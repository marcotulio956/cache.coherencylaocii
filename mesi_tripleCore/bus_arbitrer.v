==> flow/design.v <==
module bus_arbiter(
	input clock,
	input reset,
	input[1:0] proc,
	input [15:0] bus_p0, bus_p1, bus_p2,
	output reg [15:0] bus
);
initial begin
	bus = 16'b0000000000000000;
end
always @ (posedge clock) begin
	if (proc == 2'b00) begin
		bus = bus_p0;
	end
	else if (proc == 2'b01) begin
		bus = bus_p1;
	end
	else if (proc == 2'b10) begin
		bus = bus_p2;
	end
end
endmodule
==> Reports on bus_arbiter <==
Tool output for the design above, in the order of the flow.
Lines are those of the file above, counted from 1.
Operators: Yosys type, input widths -> output width; for muxes data width and select width s.
{ "setup": {"top_module": "bus_arbiter", "clock": "clock", "library": "sky130hd", "pvt_corner": "tt_025C_1v80"} }

==> After elaboration <==
Source: Yosys, flattened and elaborated, memories not mapped. Widths are those after wreduce. Registers that Yosys merges into a memory's read port (data or address) are not register bits. Print and check cells do not count. Equal cells are merged and count once.
{ "bits": {"register_bits": 16, "inputBits": 52, "out_inout_bits": 16, "elab_cells": 8} }
{ "op_classes": {"n_eq": 2, "muxes": 3, "n_reduce_logical": 2} }
{ "op_table": {"columns": ["op", "count"], "rows": [
  ["$mux 16", 3],
  ["$reduce_bool 3->1", 1],
  ["$eq 2x1->1 const B", 1],
  ["$eq 2x2->1 const B", 1],
  ["$logic_not 2->1", 1]
]} }

==> Longest topological paths <==
Yosys ltp: most cells in a row. Word level: on the elaborated netlist, between registers, memories and ports. Mapped: between sequential cells and ports; inverters and the memories' decode and read muxes count.
{ "depth": {"depth_word": 4, "ABC_AREA": 0, "ltp_mapped": 4, "mapped_depth_nobuf": 2} }

==> Mapped cells and area <==
The flow's flattened synthesis, as Yosys stat reports it; memories are mapped. The netlist is that of the ABC_AREA named above (0 if unset); the other value can give another one.
The area totals of this step are shown rounded.
{ "types": {"columns": ["cell", "count", "type_area_um2"], "rows": [
  ["sky130_fd_sc_hd__edfxtp_1", 16, 480.461],
  ["sky130_fd_sc_hd__mux2i_1", 16, 160.154],
  ["sky130_fd_sc_hd__nand2_1", 17, 63.811],
  ["sky130_fd_sc_hd__o21ai_1", 9, 45.043],
  ["sky130_fd_sc_hd__o21ai_0", 7, 35.034],
  ["sky130_fd_sc_hd__buf_12", 1, 20.019],
  ["sky130_fd_sc_hd__buf_6", 1, 11.261],
  ["sky130_fd_sc_hd__buf_2", 2, 10.01],
  ["sky130_fd_sc_hd__clkbuf_1", 1, 3.754]
]} }
{ "synth_totals": {"stdcells": 70, "synth_area_um2": 830, "seq_area_um2": 480, "flip_flops": 16, "n_buf": 5} }

==> Worst setup path after synthesis <==
Source: OpenSTA report_checks on the synthesized netlist (no wires, ideal clock, input and output delay 20% of the period each), path of least setup slack; recovery checks are left aside. Register names are those of the netlist, which keeps one name where synthesis merged equal registers.
{ "synth_timing": {"path_kind": "input to register", "from": "input proc[0]", "to": "register bus[0]", "period_ns": 2.1, "in_delay_ns": 0.420, "setup_ns": 0.372, "launch_ns": 0.420, "arrival_time_ns": 1.058, "t_required_ns": 1.728, "slack_ns": 0.670, "path_delay_ns": 1.010, "stages": 3, "path_buffers": 2, "synth_period_reached_ns": 1.43} }
"path_delay_ns" is the arrival time less input delay plus setup time.
"stages": output pins that drive a net of the path, with the launching flip-flop's if there is one; two outputs of one cell count as two.
"synth_period_reached_ns" = period - worst setup slack (recovery checks aside). The figure is calculated, with input and output delays left at 20% of the set period.
The rows between start and end are the longest chain of elaborated cells between them; the timing report does not say that the signal goes this way. Where chains are equally long, one stands for them.
Each line given opens the expression or statement behind the cell; cells for indexed reads and writes are added by Yosys, which also makes memories of some case tables.
At most two assigning lines are given for a register; there are more.
The path ends at the enable pin of a flip-flop; only ways to that pin are counted.
{ "synth_between": {"path_cell_list": "sky130_fd_sc_hd__buf_6 > sky130_fd_sc_hd__buf_12 > sky130_fd_sc_hd__nand2_1", "elab_chain_cells": 2, "cone_cells": 4, "cone_lines": 3, "classes_between": "2 x eq/ne; 2 x reduce/logical"} }
{ "synth_lines": {"columns": ["element", "line_no", "text"], "rows": [
  ["start, declared", 4, "input[1:0] proc,"],
  ["$logic_not 2->1", 12, "if (proc == 2'b00) begin"],
  ["$reduce_bool 3->1", null, null],
  ["end, assigned", 13, "bus = bus_p0;"],
  ["end, assigned", 16, "bus = bus_p1;"],
  ["end, declared", 6, "output reg [15:0] bus"]
]} }

==> Timing after layout <==
From the final timing report of flow run 1: the path of least setup slack in the routed layout; clock arrival at registers is part of the times.
{ "layout_timing": {"path_kind": "input to register", "from": "input proc[0]", "to": "register bus[8]", "period_ns": 1.31, "in_delay_ns": 0.26, "setup_ns": 0.24, "launch_ns": 0.26, "arrival_time_ns": 1.28, "t_required_ns": 1.35, "slack_ns": 0.07, "stages": 4, "path_buffers": 2} }
The rows between start and end are the longest chain of elaborated cells between them; the timing report does not say that the signal goes this way. Where chains are equally long, one stands for them.
At most two assigning lines are given for a register; there are more.
Ways into the end's enable are left out, as the timed path ends at the data pin.
{ "layout_between": {"path_cell_list": "sky130_fd_sc_hd__clkdlybuf4s50_1 > sky130_fd_sc_hd__buf_6 > sky130_fd_sc_hd__mux2i_2 > sky130_fd_sc_hd__o21ai_1", "elab_chain_cells": 4, "cone_cells": 6, "cone_lines": 3, "classes_between": "2 x eq/ne; 3 x mux; 1 x reduce/logical"} }
{ "layout_lines": {"columns": ["element", "line_no", "text"], "rows": [
  ["start, declared", 4, "input[1:0] proc,"],
  ["$eq 2x2->1", 18, "else if (proc == 2'b10) begin"],
  ["$mux 16", 18, null],
  ["$mux 16", 15, "else if (proc == 2'b01) begin"],
  ["$mux 16", 12, "if (proc == 2'b00) begin"],
  ["end, assigned", 13, "bus = bus_p0;"],
  ["end, assigned", 16, "bus = bus_p1;"],
  ["end, declared", 6, "output reg [15:0] bus"]
]} }

Measured results for bus_arbiter: 2 stored runs of the Yosys and OpenROAD flow on sky130hd. The settings differ; the order carries no meaning. The constraints put input and output delay at 20% of the set period each and load the outputs with 0.01 pF.
"achieved_period_ns" = clock period - worst setup slack. The figure is calculated, with input and output delays left at 20% of the set period.
By "worst_path_allowed_less_slack_ns" is meant the share of the clock period that the worst setup path is allowed (20% is reserved at inputs, 20% at outputs), minus its slack. Clock arrival times at its registers enter into it.
By "fin_power_mw" is meant OpenSTA's value without simulated activity: inputs other than the clock are taken to toggle once in ten clock periods, and the tool carries that through the logic.
Measured values are rounded.
[
  {
    "run": "flow run 1",
    "settings": { "period_ns": 1.31, "CORE_UTILIZATION": 44, "PLACE_DENSITY_LB_ADDON": 0.25, "CELL_PAD_IN_SITES_GLOBAL_PLACEMENT": 0, "CTS_CLUSTER_SIZE": 61, "CTS_CLUSTER_DIAMETER": 336, "CAP_MARGIN": 25, "MIN_ROUTING_LAYER": "met1", "MAX_ROUTING_LAYER": "met5", "CORE_MARGIN": 2, "SLEW_MARGIN": 20 },
    "results": { "synth_chip_area_um2": 830, "die_um2": 2250, "layout_stdcell_area_um2": 1540, "ws_setup_ns": 0.068, "final_setup_tns_ns": 0.000, "hold_worst_slack_ns": 0.639, "fin_power_mw": 1.28, "achieved_period_ns": 1.242, "worst_path_allowed_less_slack_ns": 0.98, "path_kind": "input to register" }
  },
  {
    "run": "flow run 2",
    "settings": { "period_ns": 1.58, "CORE_UTILIZATION": 45, "CAP_MARGIN": 20, "CORE_MARGIN": 2, "SLEW_MARGIN": 20 },
    "results": { "synth_chip_area_um2": 830, "die_um2": 2200, "layout_stdcell_area_um2": 1560, "ws_setup_ns": 0.070, "final_setup_tns_ns": 0.000, "hold_worst_slack_ns": 0.676, "fin_power_mw": 1.12, "achieved_period_ns": 1.510, "worst_path_allowed_less_slack_ns": 1.19, "path_kind": "register to output" }
  }
]
