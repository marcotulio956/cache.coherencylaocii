==> flow/design.v <==
module mem_inst (
	input clock,
	input reset,
	input send,
	input done_p0, done_p1, done_p2,
	output reg[1:0] proc,
	output reg[1:0] opcode,
	output reg[3:0] tag,
	output reg[7:0] data
);
reg[15:0] mem_inst[4:0];
reg[2:0] counter;
initial begin
	counter <= 0;
	mem_inst[0] <= 16'b0000101111111111;  
	mem_inst[0] <= 16'b0100110011111111;  
	mem_inst[1] <= 16'b0100101011111111;  
	mem_inst[2] <= 16'b0101101000000010;  
	mem_inst[3] <= 16'b0001101000000111;  
	mem_inst[4] <= 16'b1000110011111111;  
end
always @(posedge clock) begin
	if (reset == 1'b1 || counter > 3'b101) begin
		proc <= 2'b11;
		opcode <= 2'b11;
		tag <= 4'b1111;
		data <= 8'b11111111;
	end
	else if ((send == 1'b1) && (mem_inst[counter] != 16'b1111111111111111)) begin
		proc   <= mem_inst[counter][15:14];
		opcode <= mem_inst[counter][13:12];
		tag    <= mem_inst[counter][11:8];
		data   <= mem_inst[counter][7:0];
		counter <= counter + 1'b1;
	end
end
endmodule
# Tool chain data of mem_inst
# Tool output for the design above, in the order of the flow.
# Lines are those of the file above, counted from 1.
# Cell names lack the library's common part.
# A cell with n/a has no value.
dict set report design {
  design {mem_inst}
  clock {clock}
  library {sky130hd}
  pvt_corner {tt_025C_1v80}
}

# Elaborated design
# Source: Yosys, flattened and elaborated, memories not mapped. Widths are those after wreduce. Registers that Yosys merges into a memory's read port (data or address) are not register bits. Print and check cells do not count. Equal cells are merged and count once.
# Yosys's memory passes give these memory sizes; they may raise the number of words (mostly to a power of two), join words into wider ones and drop unused or constant bits.
dict set report op_classes {
  n_logic 1
  n_addsub 1
  equal 1
  reduce_and_logical 3
  cmp 1
}
# op n
set ops {}
lappend ops {{inequality test 16 bit (second input constant)} 1}
lappend ops {{adder 3 x 1 -> 3 bit (second input constant)} 1}
lappend ops {{greater-than comparator 3 bit (second input constant)} 1}
lappend ops {{AND reduction 2 bit} 1}
lappend ops {{logical AND 1 bit} 1}
lappend ops {{logical OR 1 bit} 1}
lappend ops {{inverter 1 bit} 1}
dict set report bits {
  rom_bits 65
  mem_count 1
  output_inout_bits 16
  word_cells 13
  input_bits 6
  register_bits 19
}
# memory size word_bits read_ports wr line_no
set mem_list {}
lappend mem_list {mem_inst 5 13 1 0 11} ;# reg[15:0] mem_inst[4:0];

# Logic depth
# Yosys ltp: most cells in a row. Word level: on the elaborated netlist, between registers, memories and ports. Mapped: between sequential cells and ports; inverters and the memories' decode and read muxes count.
dict set report logic_depth {
  word_depth 4
  abc_area 0
  mapped_depth 5
  ltp_nobuf 5
}

# Mapped cells and area
# Source: synth_stat.txt of the flow (Yosys; design flattened, memories mapped). It holds for the ABC_AREA given above (unset counts as 0); a run with the other value may have another netlist.
# type n type_area_um2
set types {}
lappend types {dfxtp_1 8 160.154}
lappend types {edfxtp_1 3 90.086}
lappend types {ha_1 5 62.56}
lappend types {buf_4 8 60.058}
lappend types {o221ai_1 4 35.034}
lappend types {and3b_2 2 20.019}
lappend types {mux2i_1 2 20.019}
lappend types {inv_1 5 18.768}
lappend types {nand2b_1 3 18.768}
lappend types {o2111ai_1 2 17.517}
lappend types {o211ai_1 2 15.014}
lappend types {buf_6 1 11.261}
lappend types {nor2_1 3 11.261}
lappend types {o211a_1 1 10.01}
lappend types {or3b_1 1 8.758}
lappend types {nand3b_1 1 7.507}
lappend types {nor3b_1 1 7.507}
lappend types {nor2_2 1 6.256}
# Other cell types: 3; their cells: 3.
dict set report synth_totals {
  mapped_cells 56
  synth_area_um2 593.1
  buf_cells 10
  seq_area_um2 250.2
  ffs 11
}

# Timing after synthesis
# OpenSTA on the mapped netlist: ideal clock, no wires. The path of least setup slack (recovery checks aside). Input and output delay are each 20% of the period. Register names are those of the netlist, which keeps one name where synthesis merged equal registers.
dict set report synth_path {
  kind {register to register}
  start {reg counter[1]}
  end {reg counter[0]}
  required_time_ns 1.276
  n_path_buf 1
  setup_slack_ns 0.119
  period_ns 1.53
  setup_time_ns 0.254
  t_arrival_ns 1.157
  launch_ns 0.000
  delay_ns 1.411
  path_stages 6
  synth_period_reached_ns 1.411
}
# "delay_ns" = arrival - input delay + setup time.
# "path_stages": output pins that drive a net of the path, with the launching flip-flop's if there is one; two outputs of one cell count as two.
# "synth_period_reached_ns" is the clock period less the worst setup slack; recovery checks do not enter. This is arithmetic on one report: input and output delays are still those of the set period (20% each).
# Between the ends stands the longest chain of elaborated cells between them, by number of cells; it is not shown to be the way that was timed. Of several equally long chains one is given.
# Each line given opens the expression or statement behind the cell; cells for indexed reads and writes are added by Yosys, which also makes memories of some case tables.
dict set report synth_via {
  cell_sequence {edfxtp_1 inv_1 ha_1 nand2b_1 buf_6 o211a_1}
  elab_chain_cells 4
  cells_between 7
  cone_lines 3
  cone_classes {compare (1); eq/ne (1); logic (1); reduce/logical (3); memory (1)}
}
# item line_no
set synth_rtl {}
lappend synth_rtl {{start, declared} 12} ;# reg[2:0] counter;
lappend synth_rtl {{start, assigned} 34} ;# counter <= counter + 1'b1;
lappend synth_rtl {{greater-than comparator 3 bit} 23} ;# if (reset == 1'b1 || counter > 3'b101) begin
lappend synth_rtl {{logical OR 1 bit} 23}
lappend synth_rtl {{inverter 1 bit} n/a}
lappend synth_rtl {{AND reduction 2 bit} n/a}
lappend synth_rtl {{end, assigned} 34}
lappend synth_rtl {{end, declared} 12}

# Path in the finished layout
# Path of least setup slack in the final report of stored run 2 (OpenROAD, finished layout, wires in). Where an end is a register, its clock arrival counts in the times.
dict set report layout_path {
  kind {register to output}
  start {reg (no name shown)}
  end {out data[7]}
  n_path_buf 1
  output_delay_ns 0.31
  required_time_ns 1.23
  t_arrival_ns 1.17
  setup_slack_ns 0.06
  period_ns 1.54
  launch_ns 0.26
  path_stages 2
}
dict set report layout_via {
  cell_sequence {dfxtp_2 clkdlybuf4s50_1}
}
# item line_no
set layout_rtl {}
lappend layout_rtl {{end, declared} 9} ;# output reg[7:0] data
# No chain of elaborated cells between the ends is given.

# Top module mem_inst; platform sky130hd; tools Yosys and OpenROAD; 2 stored runs in no particular order. Input and output delays are each 20% of the period that was set; the output load is 0.01 pF.
# "period_less_ws_ns": clock period set for the run, less the worst setup slack. It is reckoned from that one timing run; input and output delays stay at 20% of the period that was set.
# "worstPathTime_ns": the worst setup path's part of the clock period (all of it between registers, 20% less for each end at a port) less its slack. A launch clock that arrives late makes it longer, a capture clock that arrives late makes it shorter.
# By "design_power_mw" is meant OpenSTA's value without simulated activity: inputs other than the clock are taken to toggle once in ten clock periods, and the tool carries that through the logic.
run="stored run 1" settings period_ns=0.996 CORE_UTILIZATION=55 SETUP_SLACK_MARGIN=0.07 PLACE_DENSITY=0.54 CELL_PAD_IN_SITES_GLOBAL_PLACEMENT=2 TNS_END_PERCENT=50 ABC_AREA=0 GPL_TIMING_DRIVEN=1 CTS_CLUSTER_SIZE=21 CTS_CLUSTER_DIAMETER=234 CAP_MARGIN=0 MAX_ROUTING_LAYER="met4" CORE_MARGIN=2 SLEW_MARGIN=20
run="stored run 1" outcome="stopped before the end: placement reported GPL-0301"
run="stored run 2" settings period_ns=1.54 CORE_UTILIZATION=48 CAP_MARGIN=20 CORE_MARGIN=2 SLEW_MARGIN=20
run="stored run 2" results final_hold_ws_ns=0.506 fin_ws_ns=0.063 worstPathTime_ns=1.17 worstPathKind="register to output" period_less_ws_ns=1.477 tns_ns=0.000 die_footprint_um2=1532.7 post_route_util_frac=0.683 design_power_mw=0.6067 finish.stdcell_area_um2=769.5 ys_area_um2=593.1
